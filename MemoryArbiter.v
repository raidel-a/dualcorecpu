==> flow/design.v <==
module MemoryArbiter (
    input clock,
    input reset,
    input core0_mem_write,
    input [31:0] core0_mem_addr,
    input [31:0] core0_mem_writedata,
    output reg [31:0] core0_mem_readdata,
    input core1_mem_write,
    input [31:0] core1_mem_addr,
    input [31:0] core1_mem_writedata,
    output reg [31:0] core1_mem_readdata,
    output reg [31:0] shared_addr,
    output reg shared_write,
    output reg [31:0] shared_writedata,
    input [31:0] shared_readdata,
    input gpu_mem_write,
    input [31:0] gpu_mem_addr,
    input [31:0] gpu_mem_writedata,
    output reg [31:0] gpu_mem_readdata
);
    reg current_core;
    always @(posedge clock or posedge reset) begin
        if (reset) begin
            current_core <= 0;
            shared_write <= 0;
            shared_addr <= 32'b0;
            shared_writedata <= 32'b0;
            core0_mem_readdata <= 32'b0;
            core1_mem_readdata <= 32'b0;
            gpu_mem_readdata <= 32'b0;
        end
        else begin
            if (core0_mem_write && !current_core) begin
                shared_addr <= core0_mem_addr;
                shared_writedata <= core0_mem_writedata;
                shared_write <= 1;
                current_core <= 1;
                core0_mem_readdata <= shared_readdata;
            end
            else if (core1_mem_write && current_core) begin
                shared_addr <= core1_mem_addr;
                shared_writedata <= core1_mem_writedata;
                shared_write <= 1;
                current_core <= 0;
                core1_mem_readdata <= shared_readdata;
            end
            else if (gpu_mem_write && current_core == 2) begin
                shared_addr <= gpu_mem_addr;
                shared_writedata <= gpu_mem_writedata;
                shared_write <= 1;
                current_core <= 0;
                gpu_mem_readdata <= shared_readdata;
            end
            else begin
                shared_write <= 0;
                if (!current_core) begin
                    shared_addr <= core0_mem_addr;
                    core0_mem_readdata <= shared_readdata;
                end else begin
                    shared_addr <= core1_mem_addr;
                    core1_mem_readdata <= shared_readdata;
                end
            end
        end
    end
endmodule
* Reports on MemoryArbiter
What the tools print for MemoryArbiter, step after step. Lines are those of the file above, counted from 1. Operators: Yosys type, input widths -> output width; for muxes data width and select width s. A cell with n/a has no value.
Set-up: top MemoryArbiter, clock clock, cell library sky130hd, library corner tt_025C_1v80

* After elaboration
Counts by Yosys on the flattened word-level netlist (proc, flatten, opt, wreduce; memories kept). Register bits leave out memories and registers merged into their read ports (data or address). Print and check cells are left out. Cells with the same type and inputs are merged into one.
Cells by class: equality and inequality tests 2, muxes and demuxes 14, bitwise gates (word level) 1, reduce/logical cells 7
Operators by type and width (number):
- $mux 32 | 10
- $reduce_and 2->1 | 2
- $reduce_bool 2->1 | 2
- $mux 1 | 4
- $logic_and 1x1->1 | 2
- $ne 2x1->1 const B | 1
- $ne 2x2->1 const B | 1
- $not 1->1 | 1
- $logic_not 1->1 | 1
Bit counts: bits in registers 130, output and inout bits 161

* Depth
Depth = most cells in a row (Yosys ltp): at word level without a register or memory, in the mapped netlist without a sequential cell, where the memories' decode and read muxes count.
Logic depth: word-level depth 4, ABC_AREA 0, mapped depth 5, gate-level depth less buffers 2

* Netlist
Source: synth_stat.txt of the flow (Yosys; design flattened, memories mapped). It holds for the ABC_AREA given above (unset counts as 0); a run with the other value may have another netlist. Totals and module areas in this step are rounded.
Mapped netlist: standard cells after synthesis 354, synthesis area 5325 µm², area of sequential cells 3253 µm², flip-flop cells 130
Cell types:
- sky130_fd_sc_hd__dfrtp_1 | number 130, area in all 3253.12 µm²
- sky130_fd_sc_hd__mux2_2 | number 96, area in all 1.08E+03 µm²
- sky130_fd_sc_hd__buf_4 | number 41, area in all 307.795 µm²
- sky130_fd_sc_hd__a221o_1 | number 29, area in all 290.278 µm²
- sky130_fd_sc_hd__and3_1 | number 31, area in all 193.936 µm²
- sky130_fd_sc_hd__buf_6 | number 6, area in all 67.565 µm²
- sky130_fd_sc_hd__mux2i_1 | number 3, area in all 30.029 µm²
- sky130_fd_sc_hd__a221o_2 | number 2, area in all 22.522 µm²
- sky130_fd_sc_hd__buf_2 | number 4, area in all 20.019 µm²
- sky130_fd_sc_hd__clkbuf_1 | number 5, area in all 18.768 µm²
- sky130_fd_sc_hd__mux2i_2 | number 1, area in all 13.763 µm²
- sky130_fd_sc_hd__inv_1 | number 2, area in all 7.507 µm²
- sky130_fd_sc_hd__nor2b_1 | number 1, area in all 6.256 µm²
- sky130_fd_sc_hd__a21oi_1 | number 1, area in all 5.005 µm²
- sky130_fd_sc_hd__conb_1 | number 1, area in all 3.754 µm²
- sky130_fd_sc_hd__nor2_1 | number 1, area in all 3.754 µm²

* Timing after synthesis
Path of least setup slack by OpenSTA after synthesis, without wires, with an ideal clock, recovery checks aside; 20% of the period is set as input and as output delay. Where synthesis merged equal registers, the netlist keeps one of their names.
Timing after synthesis: path type reg2reg, start register current_core, end register shared_writedata[0], clock period 1.69 ns, launch time at the first pin 0.000 ns, arrival time 1.104 ns, data required time 1.564 ns, setup slack 0.460 ns, path delay 1.230 ns, stages 6, path buffers 3, period reached after synthesis 1.23 ns
"path delay" = arrival - input delay + setup time. "stages": output pins that drive a net of the path, with the launching flip-flop's if there is one; two outputs of one cell count as two. "period reached after synthesis" is the clock period less the worst setup slack; recovery checks do not enter. This is arithmetic on one report: input and output delays are still those of the set period (20% each). Between the ends stands the longest chain of elaborated cells between them, by number of cells; it is not shown to be the way that was timed. Of several equally long chains one is given. Each line given opens the expression or statement behind the cell; cells for indexed reads and writes are added by Yosys, which also makes memories of some case tables. A register here has more assigning lines than the two given.
On the way, after synthesis: path through sky130_fd_sc_hd__dfrtp_1 -> sky130_fd_sc_hd__buf_6 -> sky130_fd_sc_hd__buf_6 -> sky130_fd_sc_hd__buf_6 -> sky130_fd_sc_hd__and3_1 -> sky130_fd_sc_hd__a221o_1, cells in the longest elaborated chain 3, elaborated cells on any way between the ends 6, classes of those cells mux: 2; reduce/logical: 4
Ends and longest elaborated chain, after synthesis:
- start, declared | RTL line 21 | reg current_core;
- start, assigned | RTL line 24 | current_core <= 0;
- start, assigned | RTL line 37 | current_core <= 1;
- $logic_and 1x1->1 | RTL line 40 | else if (core1_mem_write && current_core) begin
- $mux 32 | RTL line 40
- $mux 32 | RTL line 33 | if (core0_mem_write && !current_core) begin
- end, assigned | RTL line 35 | shared_writedata <= core0_mem_writedata;
- end, assigned | RTL line 42 | shared_writedata <= core1_mem_writedata;
- end, declared | RTL line 14 | output reg [31:0] shared_writedata,

* Worst path after layout
Path of least setup slack in the final report of run A (OpenROAD, finished layout, wires in). Where an end is a register, its clock arrival counts in the times.
Timing after layout: path type reg2reg, start register current_core, end register shared_writedata[29], clock period 1.41 ns, launch time at the first pin 0.40 ns, arrival time 1.67 ns, data required time 1.69 ns, setup slack 0.03 ns, stages 4, path buffers 1
Between the ends stands the longest chain of elaborated cells between them, by number of cells; it is not shown to be the way that was timed. Of several equally long chains one is given. A register here has more assigning lines than the two given.
On the way, after layout: path through sky130_fd_sc_hd__dfrtp_4 -> sky130_fd_sc_hd__mux2i_2 -> sky130_fd_sc_hd__buf_12 -> sky130_fd_sc_hd__a221o_2, cells in the longest elaborated chain 3, elaborated cells on any way between the ends 6, classes of those cells mux: 2; reduce/logical: 4
Ends and longest elaborated chain, after layout:
- start, declared | RTL line 21 | reg current_core;
- start, assigned | RTL line 24 | current_core <= 0;
- start, assigned | RTL line 37 | current_core <= 1;
- $logic_and 1x1->1 | RTL line 40 | else if (core1_mem_write && current_core) begin
- $mux 32 | RTL line 40
- $mux 32 | RTL line 33 | if (core0_mem_write && !current_core) begin
- end, assigned | RTL line 35 | shared_writedata <= core0_mem_writedata;
- end, assigned | RTL line 42 | shared_writedata <= core1_mem_writedata;
- end, declared | RTL line 14 | output reg [31:0] shared_writedata,

FLOW RESULTS
============

Measured data: module MemoryArbiter, platform sky130hd, 2 stored runs of the flow under differing settings, order arbitrary. Input and output delays are each 20% of the period that was set; the output load is 0.01 pF.
"clock period achieved" = clock period - worst setup slack. The figure is calculated, with input and output delays left at 20% of the set period.
"worst path time" is the time allowed to the run's worst setup path (the clock period less input and output delay, where it has them) less its slack. Clock arrival times count: a late capture clock shortens it, a late launch clock lengthens it.
"total power of the final layout" is the tool's figure for a default switching activity; nothing was simulated.
The results are shown rounded.

[run A] flow files
==> flow/run.sh <==
#!/bin/bash
# the make line also repeats the synthesis and layout settings of config.mk as NAME=value (left out here)
make -C /OpenROAD-flow-scripts/flow DESIGN_CONFIG=/design/flow/config.mk WORK_HOME=/design/flow/orfs CLKGATE_MAP_FILE= finish
==> flow/config.mk <==
export PLATFORM = sky130hd
export DESIGN_NAME = MemoryArbiter
export DESIGN_NICKNAME = MemoryArbiter
export VERILOG_FILES = /design/flow/design.v
export SDC_FILE = /design/flow/constraint.sdc
export NUM_CORES = 4
export LEC_CHECK = 0
export CAP_MARGIN = 20
export CORE_MARGIN = 2
export CORE_UTILIZATION = 25
export SLEW_MARGIN = 20
==> flow/constraint.sdc <==
create_clock -name core_clock -period 1.41 [get_ports {clock}]
set_input_delay 0.2820 -clock core_clock [delete_from_list [all_inputs] [get_ports {clock}]]
set_output_delay 0.2820 -clock core_clock [all_outputs]
set_load 0.01 [all_outputs]

[run A] result: area inside the die boundary 22480 µm²; worst path time 1.38 ns; critical path type reg2reg; chip area after synthesis (Yosys) 5325 µm²; standard-cell area of the final layout 9032 µm²; total negative setup slack 0.000 ns; clock period achieved 1.385 ns; total power of the final layout 0.01234 W; setup slack of the worst path 0.025 ns

[run B] flow files
==> flow/run.sh <==
#!/bin/bash
# the make line also repeats the synthesis and layout settings of config.mk as NAME=value (left out here)
make -C /OpenROAD-flow-scripts/flow DESIGN_CONFIG=/design/flow/config.mk WORK_HOME=/design/flow/orfs CLKGATE_MAP_FILE= finish
==> flow/config.mk <==
export PLATFORM = sky130hd
export DESIGN_NAME = MemoryArbiter
export DESIGN_NICKNAME = MemoryArbiter
export VERILOG_FILES = /design/flow/design.v
export SDC_FILE = /design/flow/constraint.sdc
export NUM_CORES = 4
export LEC_CHECK = 0
export ABC_AREA = 0
export CAP_MARGIN = 20
export CELL_PAD_IN_SITES_DETAIL_PLACEMENT = 1
export CORE_MARGIN = 8
export CORE_UTILIZATION = 36
export CTS_CLUSTER_DIAMETER = 381
export GPL_TIMING_DRIVEN = 0
export HOLD_SLACK_MARGIN = 0.09
export MIN_ROUTING_LAYER = met1
export PLACE_DENSITY = 0.6
export SETUP_SLACK_MARGIN = 0.28
export SLEW_MARGIN = 15
==> flow/constraint.sdc <==
create_clock -name core_clock -period 1.47 [get_ports {clock}]
set_input_delay 0.2940 -clock core_clock [delete_from_list [all_inputs] [get_ports {clock}]]
set_output_delay 0.2940 -clock core_clock [all_outputs]
set_load 0.01 [all_outputs]

[run B] result: area inside the die boundary 18940 µm²; worst path time 1.36 ns; critical path type reg2reg; chip area after synthesis (Yosys) 5325 µm²; standard-cell area of the final layout 9802 µm²; total negative setup slack 0.000 ns; clock period achieved 1.359 ns; total power of the final layout 0.01268 W; setup slack of the worst path 0.111 ns
